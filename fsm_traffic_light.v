==> flow/design.v <==
module fsm(
	g_end, r_end, y_end, clk, rst_n,
	fsm_g, fsm_r, fsm_y, street_a, street_b
	);
input clk;
input rst_n;
input g_end;
input y_end;
input r_end;
output reg [2:0] street_a;
output reg [2:0] street_b;
output wire fsm_g;
output wire fsm_y;
output wire fsm_r;
reg[2:0] next_state, current_state;
localparam AG_BR = 3'd0;
localparam AY_BR = 3'd1;
localparam AR_BR1 = 3'd2;
localparam AR_BG = 3'd3;
localparam AR_BY = 3'd4;
localparam AR_BR2 = 3'd5;
always @(*)
begin
	case(current_state[2:0])
		AG_BR:
		begin
			if(g_end)
				next_state[2:0] = AY_BR;
			else
				next_state[2:0] = current_state[2:0];
		end
		AY_BR:
		begin
			if(y_end)
				next_state[2:0] = AR_BR1;
			else
				next_state[2:0] = current_state[2:0];
		end
		AR_BR1:
		begin
			if(r_end)
				next_state[2:0] = AR_BG;
			else
				next_state[2:0] = current_state[2:0];
		end
		AR_BG:
		begin
			if(g_end)
				next_state[2:0] = AR_BY;
		        else
				next_state[2:0] = current_state[2:0];
		end
		AR_BY:
		begin
			if(y_end)
				next_state[2:0] = AR_BR2;
			else
				next_state[2:0] = current_state[2:0];
		end
		AR_BR2:
		begin
			if(r_end)
				next_state[2:0] = AG_BR;
			else
				next_state[2:0] = current_state[2:0];
		end
		default: 	next_state[2:0] = current_state[2:0];
	endcase
end
	always @(posedge clk or negedge rst_n)
	begin
		if(~rst_n)
			current_state[2:0] <= AR_BR1;
		else
			current_state[2:0] <= next_state[2:0];
	end
	always @(*)
	begin
		case(current_state[2:0])
			AG_BR: street_a[2:0] = 3'b100;
			AY_BR: street_a[2:0] = 3'b010;
			default: street_a[2:0] = 3'b001;
		endcase
	end
	always @(*)
	begin
		case(current_state[2:0])
			AR_BG: street_b[2:0] = 3'b001;
			AR_BY: street_b[2:0] = 3'b010;
			default: street_b[2:0] = 3'b100;
		endcase
	end
	assign fsm_g = (current_state[2:0] == AG_BR) | (current_state[2:0] == AR_BG);
	assign fsm_y = (current_state[2:0] == AY_BR) | (current_state[2:0] == AR_BY);
	assign fsm_r = (current_state[2:0] == AR_BR1) | (current_state[2:0] == AR_BR2);
	endmodule
module fsm_traffic_light(clk, rst_n, street_a, street_b);
	input clk;
	input rst_n;
	output [2:0] street_a;
	output [2:0] street_b;
wire fsm_g;
wire fsm_y;
wire fsm_r;
wire g_end;
wire y_end;
wire r_end;
time_counter cnt(. clk(clk), .rst_n(rst_n), .g_end(g_end), .y_end(y_end), .r_end(r_end), .fsm_g(fsm_g), .fsm_y(fsm_y), .fsm_r(fsm_r));
fsm fsm(. clk(clk), .rst_n(rst_n), .g_end(g_end), .y_end(y_end), .r_end(r_end), .fsm_g(fsm_g), .fsm_y(fsm_y), .fsm_r(fsm_r), .street_a(street_a[2:0]), .street_b(street_b[2:0]));
endmodule
module time_counter(clk, rst_n, g_end, y_end, r_end, fsm_g, fsm_y, fsm_r);
	input clk;
	input rst_n;
	input fsm_g;
	input fsm_y;
	input fsm_r;
	output wire g_end;
	output wire y_end;
	output wire r_end;
parameter GREEN_TIME = 29;
parameter YELLOW_TIME = 4;
parameter RED_TIME = 2;
reg [7:0] clk_counter;
wire clr_counter;
always @(posedge clk or negedge rst_n)
begin
	if(~rst_n)
		clk_counter[7:0] <= 8'd0;
	else if(clr_counter)
		clk_counter[7:0] <= 8'd0;
	else
		clk_counter[7:0] <= clk_counter[7:0] + 1'b1;
end
assign g_end = fsm_g & (clk_counter[7:0] == GREEN_TIME);
assign y_end = fsm_y & (clk_counter[7:0] == YELLOW_TIME);
assign r_end = fsm_r & (clk_counter[7:0] == RED_TIME);
assign clr_counter =  g_end | y_end | r_end;
endmodule
=== Tool chain data of fsm_traffic_light ===
The steps from the RTL of fsm_traffic_light to its reports follow in flow order.
Line numbers count from 1 in the design file above.
Cell names lack the library's common part.
The mark - stands for no value.

* Top module: fsm_traffic_light
* Clock: clk
* Library: sky130hd
* Corner: tt_025C_1v80

=== Elaborated design ===
Yosys after proc, flatten, opt, wreduce and memory -nomap, before mapping. Memory bits, and registers merged into a memory's read port (data or address), are not among the register bits. Print and check cells are not counted. Equal cells are merged and count once.

* Bitwise logic cells: 8
* Reduce/logical cells: 3
* $add $sub $neg: 1
* Multiplexer cells: 10
* Equal/unequal tests: 14

{| class="wikitable"
|+ Operator list
! cell !! number
|-
| parallel mux 3 bit (select 6 bit) || 1
|-
| two-way mux 3 bit || 6
|-
| inequality test 2 bit with constant B || 6
|-
| parallel mux 3 bit (select 2 bit) || 2
|-
| adder 8 x 1 -> 8 bit with constant B || 1
|-
| == test 8 x 2 -> 1 bit with constant B || 1
|-
| == test 8 x 3 -> 1 bit with constant B || 1
|-
| == test 8 x 5 -> 1 bit with constant B || 1
|-
| two-way mux 8 bit || 1
|-
| AND reduction 7 bit || 1
|-
| == test 3 x 2 -> 1 bit with constant B || 2
|-
| == test 3 bit with constant B || 2
|-
| nonzero test 6 bit || 1
|-
| OR 1 bit || 5
|-
| bitwise AND 1 bit || 3
|-
| == test 3 x 1 -> 1 bit with constant B || 1
|-
| zero test 3 bit || 1
|}

* Input bits: 2
* Register bits after elaboration: 11

=== Depth ===
Longest topological path by Yosys (ltp), each cell counted once; first at word level (registers and memories cut), then after technology mapping (sequential cells cut; the memories' decode and read muxes count).

* Word-level depth: 6
* ABC_AREA: 0
* Gate-level depth with buffers: 6
* Mapped depth without buffers: 6

=== After synthesis ===
The flow's flattened synthesis, as Yosys stat reports it; memories are mapped. The netlist is that of the ABC_AREA named above (0 if unset); the other value can give another one.
Totals and module areas in this step are rounded.

* Mapped flip-flops: 14
* Synthesis area: 708 sq um
* Cells in the netlist: 67
* Buffers: 5
* Area of sequential cells: 352 sq um

{| class="wikitable"
|+ Cells by type
! type !! number
|-
| dfrtp_1 || 13
|-
| a22o_1 || 6
|-
| ha_1 || 4
|-
| nor2_1 || 11
|-
| dfstp_2 || 1
|-
| xnor2_1 || 3
|-
| xor2_1 || 3
|-
| nand3_1 || 5
|-
| clkbuf_1 || 4
|-
| inv_1 || 4
|-
| and3_1 || 2
|-
| buf_6 || 1
|-
| o2111a_1 || 1
|-
| or4_4 || 1
|-
| nor3_2 || 1
|-
| o2111ai_1 || 1
|-
| o31a_1 || 1
|-
| o211ai_1 || 1
|}

Other cell types: 4; their cells: 4.
The figures by module come from a second, unflattened synthesis with its own total; it is not the netlist above.

* Cell total of the unflattened synthesis: 81
* Area (unflattened synthesis): 743 sq um

Rows give one instance, submodules left out.

{| class="wikitable"
|+ By module
! module !! cells !! seq. area (sq um) !! area (sq um) !! instances
|-
| time_counter || 48 || 200 || 468 || 1
|-
| fsm || 33 || 151 || 275 || 1
|-
| fsm_traffic_light || 0 || 0.0 || 0.0 || 1
|}

=== Worst setup path after synthesis ===
Path of least setup slack by OpenSTA after synthesis, without wires, with an ideal clock, recovery checks aside; 20% of the period is set as input and as output delay. Where synthesis merged equal registers, the netlist keeps one of their names.

* Kind: flip-flop to flip-flop
* Start: register cnt.clk_counter[5]
* End: register fsm.current_state
* Driving pins on the path: 5
* Buffers on the path: 0
* Setup slack: 0.496 ns
* Clock period: 2.07 ns
* Path delay: 1.574 ns
* Library setup time: 0.121 ns
* Arrival: 1.453 ns
* Period reached after synthesis: 1.574 ns

"path delay" is the arrival time less input delay plus setup time.
"driving pins on the path": output pins that drive a net of the path, with the launching flip-flop's if there is one; two outputs of one cell count as two.
"period reached after synthesis" is the clock period less the worst setup slack; recovery checks do not enter. This is arithmetic on one report: input and output delays are still those of the set period (20% each).
An end named without its bit number is one bit of that signal or, where synthesis recoded a state register, one of its new flip-flops.
The rows between start and end are the longest chain of elaborated cells between them; the timing report does not say that the signal goes this way. Where chains are equally long, one stands for them.
A line is the first line of the expression or statement that the cell stems from. Yosys adds cells for indexed reads and writes and turns some case tables into memories.
A register here has more assigning lines than the two given.

* Cells stage by stage: dfrtp_1 > nor3_2 > nand2_2 > or4_4 > a22o_1
* Cells in the longest elaborated chain: 4

{| class="wikitable"
|+ Ends and longest elaborated chain, after synthesis
! item !! line !! text
|-
| start, declared || 123 || <nowiki>reg [7:0] clk_counter;</nowiki>
|-
| start, assigned || 128 || <nowiki>clk_counter[7:0] <= 8'd0;</nowiki>
|-
| start, assigned || 132 || <nowiki>clk_counter[7:0] <= clk_counter[7:0] + 1'b1;</nowiki>
|-
| == test 8 x 2 -> 1 bit || 136 || <nowiki>assign r_end = fsm_r & (clk_counter[7:0] == RED_TIME);</nowiki>
|-
| bitwise AND 1 bit || 136 ||
|-
| two-way mux 3 bit || 62 || <nowiki>if(r_end)</nowiki>
|-
| parallel mux 3 bit (select 6 bit) || 24 || <nowiki>case(current_state[2:0])</nowiki>
|-
| end, assigned || 73 || <nowiki>current_state[2:0] <= AR_BR1;</nowiki>
|-
| end, assigned || 75 || <nowiki>current_state[2:0] <= next_state[2:0];</nowiki>
|-
| end, declared || 15 || <nowiki>reg[2:0] next_state, current_state;</nowiki>
|}

=== Worst path after layout ===
From the final timing report of flow run A: the path of least setup slack in the routed layout; clock arrival at registers is part of the times.

* Kind: flip-flop to flip-flop
* Start: register cnt.clk_counter[7]
* End: register fsm.current_state
* Arrival: 1.71 ns
* Driving pins on the path: 5
* Library setup time: 0.10 ns
* Clock period: 1.35 ns
* Setup slack: -0.17 ns
* Buffers on the path: 0

An end named without its bit number is one bit of that signal or, where synthesis recoded a state register, one of its new flip-flops.
The rows between start and end are the longest chain of elaborated cells between them; the timing report does not say that the signal goes this way. Where chains are equally long, one stands for them.
A register here has more assigning lines than the two given.

* Cells stage by stage: dfrtp_1 > nor3_4 > nand2_2 > or4_4 > a22o_1
* Cells in the longest elaborated chain: 4

{| class="wikitable"
|+ Ends and longest elaborated chain, post-layout
! item !! line !! text
|-
| start, declared || 123 || <nowiki>reg [7:0] clk_counter;</nowiki>
|-
| start, assigned || 128 || <nowiki>clk_counter[7:0] <= 8'd0;</nowiki>
|-
| start, assigned || 132 || <nowiki>clk_counter[7:0] <= clk_counter[7:0] + 1'b1;</nowiki>
|-
| == test 8 x 2 -> 1 bit || 136 || <nowiki>assign r_end = fsm_r & (clk_counter[7:0] == RED_TIME);</nowiki>
|-
| bitwise AND 1 bit || 136 ||
|-
| two-way mux 3 bit || 62 || <nowiki>if(r_end)</nowiki>
|-
| parallel mux 3 bit (select 6 bit) || 24 || <nowiki>case(current_state[2:0])</nowiki>
|-
| end, assigned || 73 || <nowiki>current_state[2:0] <= AR_BR1;</nowiki>
|-
| end, assigned || 75 || <nowiki>current_state[2:0] <= next_state[2:0];</nowiki>
|-
| end, declared || 15 || <nowiki>reg[2:0] next_state, current_state;</nowiki>
|}

Subject: flow runs of fsm_traffic_light

Hi,

Design fsm_traffic_light on sky130hd. What follows are 2 stored runs of the flow, each under its own settings; their order means nothing. The constraints put input and output delay at 20% of the set period each and load the outputs with 0.01 pF.
"period achieved" = clock period - worst setup slack. The figure is calculated, with input and output delays left at 20% of the set period.
"allowed time less slack (worst setup path)": the worst setup path's part of the clock period (all of it between registers, 20% less for each end at a port) less its slack. A launch clock that arrives late makes it longer, a capture clock that arrives late makes it shorter.
By "power consumption" is meant OpenSTA's value without simulated activity: inputs other than the clock are taken to toggle once in ten clock periods, and the tool carries that through the logic.
Results are given in rounded form.

=== Flow run A ===
{| class="wikitable"
! Setting !! Value
|-
| period_ns || 1.35
|-
| CORE_UTILIZATION || 45
|-
| SETUP_SLACK_MARGIN || -0.09
|-
| PLACE_DENSITY || 0.7
|-
| CORE_ASPECT_RATIO || 0.94
|-
| GPL_ROUTABILITY_DRIVEN || 0
|-
| CTS_CLUSTER_SIZE || 25
|-
| CTS_CLUSTER_DIAMETER || 253
|-
| CAP_MARGIN || 20
|-
| CORE_MARGIN || 2
|-
| SLEW_MARGIN || 20
|-
! Result !! Value
|-
| Period achieved || 1.525 ns
|-
| Worst setup slack after layout || -0.175 ns
|-
| Power consumption || 734 uW
|-
| Total negative slack || -0.753 ns
|-
| Die size || 1,910 sq um
|-
| Synthesis area || 708 sq um
|-
| Allowed time less slack (worst setup path) || 1.52 ns
|-
| Type of the worst setup path || flip-flop to flip-flop
|-
| Standard-cell area after layout || 1,050 sq um
|-
| Utilization in the final report || 73.1%
|}

=== Flow run B ===
{| class="wikitable"
! Setting !! Value
|-
| period_ns || 1.15
|-
| CORE_UTILIZATION || 70
|-
| SETUP_SLACK_MARGIN || -0.1
|-
| PLACE_DENSITY || 0.53
|-
| CORE_MARGIN || 9
|-
| ABC_AREA || 0
|-
| CAP_MARGIN || 35
|-
| SLEW_MARGIN || 20
|}
No final report: placement broke off with DPL-0038.

Regards
